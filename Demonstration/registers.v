==> flow/design.v <==
module Registers(	input 			clk,	  
						rst,	  
			input[2:0] 		rs1,	  
						rs2,	  
						rd,	  
			input[15:0]		data_in,  
			input			write_reg,	  
			output reg[15:0]	reg1data,
						reg2data
		);
		reg [15:0] registers[7:0];  
		reg [2:0] rd_last;  
		integer index = 0;
		always @ (posedge clk or posedge rst)
		begin
			if (rst == 1)
			begin
				rd_last <= 0;
				for( index=0; index<=7; index = index + 1)
				begin
					registers[index] <= 16'b0000_0000_0000_0000;
			end	
			end
			else
			begin
				if (write_reg == 1)
				begin
					registers[rd_last] <= data_in;
				end
				rd_last <= rd;
				reg1data <= registers[rs1];  
				reg2data <= registers[rs2];  
			end
		end
endmodule
-- Tool chain data of Registers
Tool output for the design above, in the order of the flow.
Line numbers count from 1 in the design file above.
Operators: Yosys type, input widths -> output width; for muxes data width and select width s.
The mark n/a stands for no value.
- top module: Registers
- clock: clk
- standard-cell library: sky130hd
- timing corner: tt_025C_1v80

-- Word level
Source: Yosys, flattened and elaborated. Widths are those after wreduce. Registers that Yosys merges into a memory's read port (data or address) are not register bits. Print and check cells do not count. Equal cells are merged and count once.
- input port bits: 28
- noted bits in registers: 163
- noted output and inout bits: 32
- noted word-level cells: 45
- noted reductions and logical operators: 11
- noted equal/unequal tests: 21
- noted multiplexer cells: 2
- operators by type and width (kind ; number):
    $pmux 16 s8 ; 2
    $eq 3x3->1 const B ; 12
    $eq 3x2->1 const B ; 6
    $reduce_and 2->1 ; 8
    $eq 3x1->1 const B ; 3
    $logic_not 3->1 ; 3

-- Longest topological paths
Longest topological path by Yosys (ltp), each cell counted once; first at word level (registers and memories cut), then after technology mapping (sequential cells cut; the memories' decode and read muxes count).
- noted depth after elaboration: 2
- ABC_AREA at 0
- mapped depth at 7
- noted mapped depth without buffers: 4

-- After synthesis
Yosys stat after the flow's synthesis: flattened, memories mapped to cells. It holds for the ABC_AREA given above (unset counts as 0); a run with the other value may have another netlist.
The area totals of this step are shown rounded.
- cell types (cell type ; number ; area in all (um2)):
    sky130_fd_sc_hd__dfrtp_1 ; 131 ; 3.28E+03
    sky130_fd_sc_hd__mux2_2 ; 106 ; 1.19E+03
    sky130_fd_sc_hd__edfxtp_1 ; 32 ; 960.922
    sky130_fd_sc_hd__mux2i_1 ; 33 ; 330.317
    sky130_fd_sc_hd__a221oi_1 ; 25 ; 218.96
    sky130_fd_sc_hd__a21oi_1 ; 33 ; 165.158
    sky130_fd_sc_hd__mux2_4 ; 10 ; 150.144
    sky130_fd_sc_hd__o22a_1 ; 15 ; 131.376
    sky130_fd_sc_hd__nor2_1 ; 33 ; 123.869
    sky130_fd_sc_hd__buf_2 ; 23 ; 115.11
    sky130_fd_sc_hd__a311oi_1 ; 13 ; 113.859
    sky130_fd_sc_hd__a22oi_1 ; 15 ; 112.608
    sky130_fd_sc_hd__buf_6 ; 10 ; 112.608
    sky130_fd_sc_hd__nand2b_1 ; 18 ; 112.608
    sky130_fd_sc_hd__nor2b_1 ; 18 ; 112.608
    sky130_fd_sc_hd__o2bb2ai_1 ; 12 ; 105.101
    sky130_fd_sc_hd__o21ai_0 ; 20 ; 100.096
    sky130_fd_sc_hd__a21o_1 ; 13 ; 97.594
Other cell types: 26; their cells: 105.
- mapped flip-flops at 163
- sequential area: 4200 um2
- cells in the netlist at 665
- synthesis area at 8300 um2
- noted buffer cells: 53

-- Worst setup path after synthesis
Source: OpenSTA report_checks on the synthesized netlist (no wires, ideal clock, input and output delay 20% of the period each), path of least setup slack; recovery checks are left aside. Register names are those of the netlist, which keeps one name where synthesis merged equal registers.
- path kind: input -> register
- from: in rst
- to: reg reg1data[0]
- data arrival time: 4.599 ns
- stages at 1
- data required time: 5.927 ns
- noted path delay: 3.832 ns
- slack at 1.328 ns
- noted library setup time: 0.523 ns
- external input delay at 1.290 ns
- noted time at the first pin: 1.290 ns
- clock period at 6.45 ns
- period reached after synthesis at 5.122 ns
"path delay" is the arrival time less input delay plus setup time.
"stages": output pins that drive a net of the path, with the launching flip-flop's if there is one; two outputs of one cell count as two.
"period reached after synthesis" is the clock period less the worst setup slack; recovery checks do not enter. This is arithmetic on one report: input and output delays are still those of the set period (20% each).
- cell sequence: sky130_fd_sc_hd__inv_1
- noted length of the longest elaborated chain: 0
- elaborated cells between the ends (all ways): 0
- RTL lines with such cells at 0
- ends and longest elaborated chain, post-synthesis (element ; line ; source):
    start, declared ; 2 ; rst,
    end, assigned ; 31 ; reg1data <= registers[rs1];
    end, declared ; 8 ; output reg[15:0] reg1data,

-- Path in the finished layout
Path of least setup slack in the final report of flow run 1 (OpenROAD, finished layout, wires in). Where an end is a register, its clock arrival counts in the times.
- path kind: input -> register
- from: in rs2[2]
- to: reg reg2data[12]
- slack at 1.91 ns
- noted library setup time: 0.25 ns
- data required time: 4.75 ns
- stages at 5
- noted time at the first pin: 0.91 ns
- external input delay at 0.91 ns
- clock period at 4.57 ns
- data arrival time: 2.84 ns
The rows between start and end are the longest chain of elaborated cells between them; the timing report does not say that the signal goes this way. Where chains are equally long, one stands for them.
Each line given opens the expression or statement behind the cell; cells for indexed reads and writes are added by Yosys, which also makes memories of some case tables.
- cell sequence: sky130_fd_sc_hd__clkdlybuf4s50_1 sky130_fd_sc_hd__nor2b_2 sky130_fd_sc_hd__a221oi_1 sky130_fd_sc_hd__a221oi_1 sky130_fd_sc_hd__nor2_1
- noted length of the longest elaborated chain: 2
- elaborated cells between the ends (all ways): 9
- RTL lines with such cells at 1
- ends and longest elaborated chain, post-layout (element ; line ; source):
    start, declared ; 4 ; rs2,
    $eq 3x3->1 ; 32 ; reg2data <= registers[rs2];
    $pmux 16 s8 ; 32 ;
    end, assigned ; 32 ;
    end, declared ; 9 ; reg2data

Subject: Registers on sky130hd, stored results

Hello all,

Design Registers on sky130hd. What follows are 2 stored runs of the flow, each under its own settings; their order means nothing. The constraints put input and output delay at 20% of the set period each and load the outputs with 0.01 pF.
"reached clock period" = clock period - worst setup slack. The figure is calculated, with input and output delays left at 20% of the set period.
"worst setup path time" is the time allowed to the run's worst setup path (the clock period less input and output delay, where it has them) less its slack. Clock arrival times count: a late capture clock shortens it, a late launch clock lengthens it.
Measured values are rounded.

Flow run 1
Settings were period_ns = 4.57; CORE_UTILIZATION = 45; PLACE_DENSITY_LB_ADDON = 0.05; CORE_MARGIN = 10; ABC_AREA = 0; CTS_CLUSTER_SIZE = 80; MAX_ROUTING_LAYER = met5; CAP_MARGIN = 20; SLEW_MARGIN = 20
- noted the worst setup path time: 1.75 ns
- critical path kind: input -> register
- worst-case hold slack: 0.52 ns
- reached clock period: 2.660 ns
- netlist area reported by Yosys at 8300 um2
- standard-cell area after layout: 9500 um2
- smallest setup slack at 1.9 ns
- die footprint: 24000 um2

Flow run 2
Settings were period_ns = 4.84; CORE_UTILIZATION = 24; CAP_MARGIN = 20; CORE_MARGIN = 2; SLEW_MARGIN = 20
- noted the worst setup path time: 1.90 ns
- critical path kind: input -> register
- worst-case hold slack: 0.52 ns
- reached clock period: 2.869 ns
- netlist area reported by Yosys at 8300 um2
- standard-cell area after layout: 9800 um2
- smallest setup slack at 2.0 ns
- die footprint: 36000 um2

Thanks
